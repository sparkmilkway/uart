==> flow/design.v <==
`timescale 1ns / 1ps
module Data_selector(
	input clk,
	input rst,
	input data_collect_finish,
	input [7:0] data_in,
	output reg [7:0] data_out,
	output reg [13:0] read_select,
	output reg [13:0] write_out_se,
	output reg data_process_finish,
	output reg wr_enable
    );
	 reg [6:0] row, column;  
	 reg [13:0] scanpixel;  
	 reg [7:0] MEM [0:8];
	 reg [3:0] mem_select;
	 reg [8:0] temp_out;
	 integer i = 0;
	 parameter w1 = 1, w2 = 2, w3 = 1, w4 = 2, w5 = 4, w6 = 2, w7 = 1, w8 = 2, w9 = 1;  
	 initial begin
	 row <= 7'd0;
	 column <= 7'd0;
	 scanpixel = 0;
	 mem_select <= 0;
	 write_out_se = scanpixel;
	 wr_enable = 0;
	 for (i = 0;i<9; i = i+1) MEM[i] = 0;  
	 end
	 always @(posedge clk or posedge rst) begin
		if(rst) begin
			row <= 7'd0;
			column <= 7'd0;
			read_select = 0;
			mem_select <= 0;
			write_out_se = 0;
			wr_enable = 0;
		end
		else begin
			if (data_collect_finish) begin
				scanpixel = row*100 + column;  
				if (row == 0 || row == 99 || column == 0 || column == 99) begin  
					wr_enable = 1;
					write_out_se = scanpixel;
					data_out = data_in;
					if (column == 99) begin  
						row <= row + 1;
						column <= 0;
					end
					else column <= column+1;
				end
				else if (column < 99 && row < 99) begin  
					if (column > 1) begin
						MEM[0] = MEM[1];
						MEM[3] = MEM[4];
						MEM[6] = MEM[7];
						MEM[1] = MEM[2];
						MEM[4] = MEM[5];
						MEM[7] = MEM[8];
						case (mem_select) 
							2: begin
								wr_enable = 0;
								read_select = scanpixel - 99;
								MEM[mem_select] = data_in;
								mem_select <= 5;
								end
							5: begin
								read_select = scanpixel + 1;
								MEM[mem_select] = data_in;
								mem_select <= 8;
								end
							8: begin
								wr_enable = 1;
								read_select = scanpixel + 101;
								MEM[mem_select] = data_in;
								temp_out = (MEM[0] * w1 + MEM[1] * w2 + MEM[2] * w3 + MEM[3] * w4 + MEM[4] * w5 + MEM[5] * w6 + MEM[6] * w7 + MEM[7] * w8 + MEM[8] * w9);
								data_out = temp_out / 16;
								write_out_se = scanpixel;
								column <= column + 1;
								mem_select <= 2;
								end
							default: begin
								wr_enable = 0;
								mem_select <= 2;
								end
						endcase
					end
					else begin  										 
						case (mem_select) 							 
							0: begin
								wr_enable = 0;
								read_select = scanpixel - 101;  
								MEM[mem_select] = data_in;
								mem_select <= 1;
								end
							1: begin
								read_select = scanpixel - 100;
								MEM[mem_select] = data_in;
								mem_select <= 2;
								end
							2: begin
								read_select = scanpixel - 99;  
								MEM[mem_select] = data_in;
								mem_select <= 3;
								end
							3: begin
								read_select = scanpixel - 1;
								MEM[mem_select] = data_in;
								mem_select <= 4;
								end
							4: begin
								read_select = scanpixel;
								MEM[mem_select] = data_in;
								mem_select <= 5;
								end
							5: begin
								read_select = scanpixel + 1;
								MEM[mem_select] = data_in;
								mem_select <= 6;
								end
							6: begin
								read_select = scanpixel + 99;
								MEM[mem_select] = data_in;
								mem_select <= 7;
								end
							7: begin
								read_select = scanpixel + 100;
								MEM[mem_select] = data_in;
								mem_select <= 8;
								end
							8: begin
								wr_enable = 1;
								read_select = scanpixel + 101;
								MEM[mem_select] = data_in;
								temp_out = (MEM[0] * w1 + MEM[1] * w2 + MEM[2] * w3 + MEM[3] * w4 + MEM[4] * w5 + MEM[5] * w6 + MEM[6] * w7 + MEM[7] * w8 + MEM[8] * w9);
								data_out = temp_out / 16;
								write_out_se = scanpixel;
								column <= column + 1;
								mem_select <= 0;
								end
							default: begin
								wr_enable = 0;
								mem_select <= 0;
								end
						endcase
					end
				end
				else if (column == 100 && row < 100) begin
					row <= row + 1;
					column <= 1;
				end
				else if (row == 100) begin
					row <= 0;
					column <= 0;
					read_select = 0;
					mem_select <= 0;
					wr_enable = 0;
					data_process_finish <= 1;
				end
			end
		end
	 end
endmodule
======== Step by step through the tools: Data_selector ========
Tool output for the design above, in the order of the flow.
Lines are those of the file above, counted from 1.
The mark n/a stands for no value.
set-up
  top module .............................. Data_selector
  clock port .............................. clk
  cell library ............................ sky130hd
  corner .................................. tt_025C_1v80

======== After elaboration ========
Counts by Yosys on the flattened word-level netlist (proc, flatten, opt, wreduce). Print and check cells are left out. Cells with the same type and inputs are merged into one.
bit counts
  cells after elaboration ................. 276
  input bits .............................. 11
  memory cells ............................ 0
  word width x clocked read ports ......... 0
  latch bits .............................. 0
  register bits after elaboration ......... 127
  bits in read-only memories .............. 0
  output and inout bits ................... 38
  RAM bits ................................ 0
operators by class
  divide/modulo/power cells ............... 0
  $mul .................................... 1
  bitwise logic cells ..................... 2
  eq/ne operators ......................... 21
  reduce/logical cells .................... 40
  mux-type cells .......................... 165
  magnitude comparators ................... 4
  add/sub/neg operators ................... 27
  shifts and indexed selects .............. 0
operator list
  operator                                         count
  two-way mux 8 bit                                117
  case mux 8 bit (select 2 bit)                    16
  case mux 14 bit (select 9 bit)                   1
  two-way mux 14 bit                               7
  adder 9 bit                                      8
  two-way mux 7 bit                                10
  multiplier 7 x 5 -> 12 bit with constant B       1
  adder 9 x 8 -> 9 bit                             6
  AND reduction 5 bit                              10
  adder 14 x 7 -> 14 bit with constant B           3
  subtractor 14 x 7 -> 14 bit with constant B      3
  case mux 14 bit (select 3 bit)                   1
  case mux 4 bit (select 8 bit)                    1
  equality test 7 bit with constant B              4
  nonzero test 3 bit                               8
  less-than comparator 7 bit with constant B       3
  adder 8 x 9 -> 9 bit                             2
  equality test 4 x 3 -> 1 bit with constant B     4
  two-way mux 4 bit                                4
  adder 14 x 1 -> 14 bit with constant B           1
  subtractor 14 x 1 -> 14 bit with constant B      1
  adder 14 x 7 -> 14 bit                           1
  adder 7 x 1 -> 7 bit with constant B             2
  logical NOT 7 bit                                2
  AND reduction 4 bit                              3
  inequality test 10 x 1 -> 1 bit with constant B  1
  nonzero test 2 bit                               5
  equality test 4 x 2 -> 1 bit with constant B     2
Other operator kinds: 22; their cells: 33.

======== Logic depth ========
Longest topological path by Yosys (ltp), each cell counted once; first at word level (registers and memories cut), then after technology mapping (sequential cells cut; the memories' decode and read muxes count).
depth
  depth after elaboration ................. 19
  ABC_AREA ................................ 0
  mapped depth ............................ 23
  mapped depth without buffers ............ 22

======== After synthesis ========
Source: synth_stat.txt of the flow (Yosys; design flattened, memories mapped). It holds for the ABC_AREA given above (unset counts as 0); a run with the other value may have another netlist.
mapped netlist
  mapped area ............................. 13095.1 µm²
  buffer cells ............................ 78
  flip-flops .............................. 127
  cell count .............................. 1505
cell types
  type                       count
  sky130_fd_sc_hd__edfxtp_1  80
  sky130_fd_sc_hd__fa_1      96
  sky130_fd_sc_hd__dfrtp_1   47
  sky130_fd_sc_hd__ha_1      75
  sky130_fd_sc_hd__nand2_1   199
  sky130_fd_sc_hd__a21oi_1   143
  sky130_fd_sc_hd__o21ai_0   102
  sky130_fd_sc_hd__nor2_1    132
  sky130_fd_sc_hd__xnor2_1   54
  sky130_fd_sc_hd__a21o_1    53
  sky130_fd_sc_hd__inv_1     94
  sky130_fd_sc_hd__clkbuf_1  62
  sky130_fd_sc_hd__xor2_1    26
  sky130_fd_sc_hd__a211oi_1  29
  sky130_fd_sc_hd__o31ai_1   21
  sky130_fd_sc_hd__nand3_1   30
  sky130_fd_sc_hd__mux2i_1   12
  sky130_fd_sc_hd__a311oi_1  11
Other cell types: 67; their cells: 239.

======== Path before layout ========
Path of least setup slack by OpenSTA after synthesis, without wires, with an ideal clock, recovery checks aside; 20% of the period is set as input and as output delay. Where synthesis merged equal registers, the netlist keeps one of their names.
timing path post-synthesis
  kind .................................... in2reg
  start ................................... in data_in[7]
  end ..................................... reg data_out[4]
  path delay .............................. 3.980 ns
  stages on the path ...................... 17
  path buffers ............................ 0
  data arrival time ....................... 6.231 ns
  slack ................................... 6.099 ns
  external input delay .................... 2.520 ns
  required time ........................... 12.331 ns
  clock period ............................ 12.6 ns
  period reached after synthesis .......... 6.501 ns
"path delay" = arrival - input delay + setup time.
"stages on the path": output pins that drive a net of the path, with the launching flip-flop's if there is one; two outputs of one cell count as two.
"period reached after synthesis" is the clock period less the worst setup slack; recovery checks do not enter. This is arithmetic on one report: input and output delays are still those of the set period (20% each).
Between the ends stands the longest chain of elaborated cells between them, by number of cells; it is not shown to be the way that was timed. Of several equally long chains one is given.
Each line given opens the expression or statement behind the cell; cells for indexed reads and writes are added by Yosys, which also makes memories of some case tables.
At most two assigning lines are given for a register; there are more.
between the ends, post-synthesis
  cells stage by stage .................... sky130_fd_sc_hd__clkinv_1 sky130_fd_sc_hd__o21ai_0 sky130_fd_sc_hd__fa_1 sky130_fd_sc_hd__inv_1 sky130_fd_sc_hd__fa_1 sky130_fd_sc_hd__inv_1 sky130_fd_sc_hd__fa_1 sky130_fd_sc_hd__fa_1 sky130_fd_sc_hd__xor2_1 sky130_fd_sc_hd__xnor2_1 sky130_fd_sc_hd__xnor2_1 sky130_fd_sc_hd__xnor2_1 sky130_fd_sc_hd__xnor2_1 sky130_fd_sc_hd__xor2_1 sky130_fd_sc_hd__xnor2_1 sky130_fd_sc_hd__mux2i_1 sky130_fd_sc_hd__o21ai_0
  cells in the longest elaborated chain ... 18
  elaborated cells on any way between the ends .. 110
  classes of those cells .................. add/sub: 16; mux: 94
RTL lines, path post-synthesis
  item                  RTL line  text
  start: declaration    6         input [7:0] data_in,
  two-way mux 8 bit     133       MEM[mem_select] = data_in;
  two-way mux 8 bit     88        case (mem_select)
  two-way mux 8 bit     52        if (column > 1) begin
  two-way mux 8 bit     51        else if (column < 99 && row < 99) begin
  two-way mux 8 bit     41        if (row == 0 || row == 99 || column == 0 || column == 99) begin
  two-way mux 8 bit     39        if (data_collect_finish) begin
  adder 8 x 9 -> 9 bit  134       temp_out = (MEM[0] * w1 + MEM[1] * w2 + MEM[2] * w3 + MEM[3] * w4 + MEM[4] * w5 + MEM[5] * w6 + MEM[6] * w7 + ...
  (+4 left out)         n/a
  adder 9 x 8 -> 9 bit  134
  adder 9 bit           134
  adder 9 x 8 -> 9 bit  134
  two-way mux 8 bit     88
  two-way mux 8 bit     52
  two-way mux 8 bit     51
  two-way mux 8 bit     41
  end: assignment       44        data_out = data_in;
  end: assignment       76        data_out = temp_out / 16;
  end: declaration      7         output reg [7:0] data_out,

======== Worst path after layout ========
Path of least setup slack in the final report of run 1 (OpenROAD, finished layout, wires in). Where an end is a register, its clock arrival counts in the times.
timing path post-layout
  kind .................................... in2reg
  start ................................... in data_in[3]
  end ..................................... reg data_out[4]
  required time ........................... 11.86 ns
  clock period ............................ 11.7 ns
  slack ................................... 4.39 ns
  stages on the path ...................... 17
  path buffers ............................ 1
  data arrival time ....................... 7.48 ns
  external input delay .................... 2.34 ns
Between the ends stands the longest chain of elaborated cells between them, by number of cells; it is not shown to be the way that was timed. Of several equally long chains one is given.
At most two assigning lines are given for a register; there are more.
between the ends, post-layout
  cells stage by stage .................... sky130_fd_sc_hd__clkdlybuf4s50_1 sky130_fd_sc_hd__clkinv_1 sky130_fd_sc_hd__nor2_1 sky130_fd_sc_hd__a21oi_1 sky130_fd_sc_hd__fa_1 sky130_fd_sc_hd__inv_1 sky130_fd_sc_hd__fa_1 sky130_fd_sc_hd__fa_1 sky130_fd_sc_hd__fa_1 sky130_fd_sc_hd__ha_1 sky130_fd_sc_hd__a41o_1 sky130_fd_sc_hd__a21oi_1 sky130_fd_sc_hd__o21bai_1 sky130_fd_sc_hd__a21oi_1 sky130_fd_sc_hd__xnor2_1 sky130_fd_sc_hd__mux2i_1 sky130_fd_sc_hd__o21ai_0
  cells in the longest elaborated chain ... 18
  elaborated cells on any way between the ends .. 122
  classes of those cells .................. add/sub: 16; mux: 106
RTL lines, path post-layout
  item                  RTL line  text
  start: declaration    6         input [7:0] data_in,
  two-way mux 8 bit     133       MEM[mem_select] = data_in;
  two-way mux 8 bit     88        case (mem_select)
  two-way mux 8 bit     52        if (column > 1) begin
  two-way mux 8 bit     51        else if (column < 99 && row < 99) begin
  two-way mux 8 bit     41        if (row == 0 || row == 99 || column == 0 || column == 99) begin
  two-way mux 8 bit     39        if (data_collect_finish) begin
  adder 8 x 9 -> 9 bit  134       temp_out = (MEM[0] * w1 + MEM[1] * w2 + MEM[2] * w3 + MEM[3] * w4 + MEM[4] * w5 + MEM[5] * w6 + MEM[6] * w7 + ...
  (+4 left out)         n/a
  adder 9 x 8 -> 9 bit  134
  adder 9 bit           134
  adder 9 x 8 -> 9 bit  134
  two-way mux 8 bit     88
  two-way mux 8 bit     52
  two-way mux 8 bit     51
  two-way mux 8 bit     41
  end: assignment       44        data_out = data_in;
  end: assignment       76        data_out = temp_out / 16;
  end: declaration      7         output reg [7:0] data_out,

--- measured runs ---
Below are 2 stored runs of the flow (Yosys, OpenROAD; platform sky130hd) on Data_selector, each with its settings and what was measured, unordered. Constraints: input delay and output delay 20% of the set period each, output load 0.01 pF.
"achieved period" = clock period - worst setup slack. The figure is calculated, with input and output delays left at 20% of the set period.
"time of the worst setup path" = time allowed to the worst setup path (clock period - input delay - output delay, where it has them) - its slack; a late launch clock adds to it, a late capture clock takes from it.

======== run 1 ========
==> flow/run.sh <==
#!/bin/bash
# the make line also repeats the synthesis and layout settings of config.mk as NAME=value (left out here)
make -C /OpenROAD-flow-scripts/flow DESIGN_CONFIG=/design/flow/config.mk WORK_HOME=/design/flow/orfs CLKGATE_MAP_FILE= finish
==> flow/config.mk <==
export PLATFORM = sky130hd
export DESIGN_NAME = Data_selector
export DESIGN_NICKNAME = Data_selector
export VERILOG_FILES = /design/flow/design.v
export SDC_FILE = /design/flow/constraint.sdc
export NUM_CORES = 4
export LEC_CHECK = 0
export ABC_AREA = 0
export CAP_MARGIN = 15
export CELL_PAD_IN_SITES_DETAIL_PLACEMENT = 2
export CELL_PAD_IN_SITES_GLOBAL_PLACEMENT = 3
export CORE_ASPECT_RATIO = 1.65
export CORE_MARGIN = 2
export CORE_UTILIZATION = 29
export MAX_ROUTING_LAYER = met5
export PLACE_DENSITY_LB_ADDON = 0.09
export SLEW_MARGIN = 20
==> flow/constraint.sdc <==
create_clock -name core_clock -period 11.7 [get_ports {clk}]
set_input_delay 2.3400 -clock core_clock [delete_from_list [all_inputs] [get_ports {clk}]]
set_output_delay 2.3400 -clock core_clock [all_outputs]
set_load 0.01 [all_outputs]

-------- measured, run 1 --------
  lowest hold slack ....................... 0.486 ns
  mapped cell area after synthesis ........ 13095.1 µm²
  post-layout utilization ................. 0.33
  setup TNS ............................... 0.000 ns
  overall die area ........................ 46925.3 µm²
  time of the worst setup path ............ 4.97 ns
  class of the worst setup path ........... in2reg
  standard-cell area after routing ........ 14769.2 µm²
  worst setup slack after layout .......... 4.387 ns
  achieved period ......................... 7.313 ns

======== run 2 ========
==> flow/run.sh <==
#!/bin/bash
# the make line also repeats the synthesis and layout settings of config.mk as NAME=value (left out here)
make -C /OpenROAD-flow-scripts/flow DESIGN_CONFIG=/design/flow/config.mk WORK_HOME=/design/flow/orfs CLKGATE_MAP_FILE= finish
==> flow/config.mk <==
export PLATFORM = sky130hd
export DESIGN_NAME = Data_selector
export DESIGN_NICKNAME = Data_selector
export VERILOG_FILES = /design/flow/design.v
export SDC_FILE = /design/flow/constraint.sdc
export NUM_CORES = 4
export LEC_CHECK = 0
export CAP_MARGIN = 20
export CELL_PAD_IN_SITES_GLOBAL_PLACEMENT = 0
export CORE_ASPECT_RATIO = 1.57
export CORE_MARGIN = 7
export CORE_UTILIZATION = 24
export CTS_CLUSTER_DIAMETER = 259
export CTS_CLUSTER_SIZE = 83
export GPL_ROUTABILITY_DRIVEN = 0
export PLACE_DENSITY = 0.82
export SETUP_SLACK_MARGIN = 1.03
export SLEW_MARGIN = 20
==> flow/constraint.sdc <==
create_clock -name core_clock -period 4.18 [get_ports {clk}]
set_input_delay 0.8360 -clock core_clock [delete_from_list [all_inputs] [get_ports {clk}]]
set_output_delay 0.8360 -clock core_clock [all_outputs]
set_load 0.01 [all_outputs]

-------- measured, run 2 --------
  lowest hold slack ....................... 0.491 ns
  mapped cell area after synthesis ........ 13095.1 µm²
  post-layout utilization ................. 0.347
  setup TNS ............................... -4.007 ns
  overall die area ........................ 61465.8 µm²
  time of the worst setup path ............ 4.90 ns
  class of the worst setup path ........... reg2reg
  standard-cell area after routing ........ 18765.5 µm²
  worst setup slack after layout .......... -0.723 ns
  achieved period ......................... 4.903 ns
--- end ---
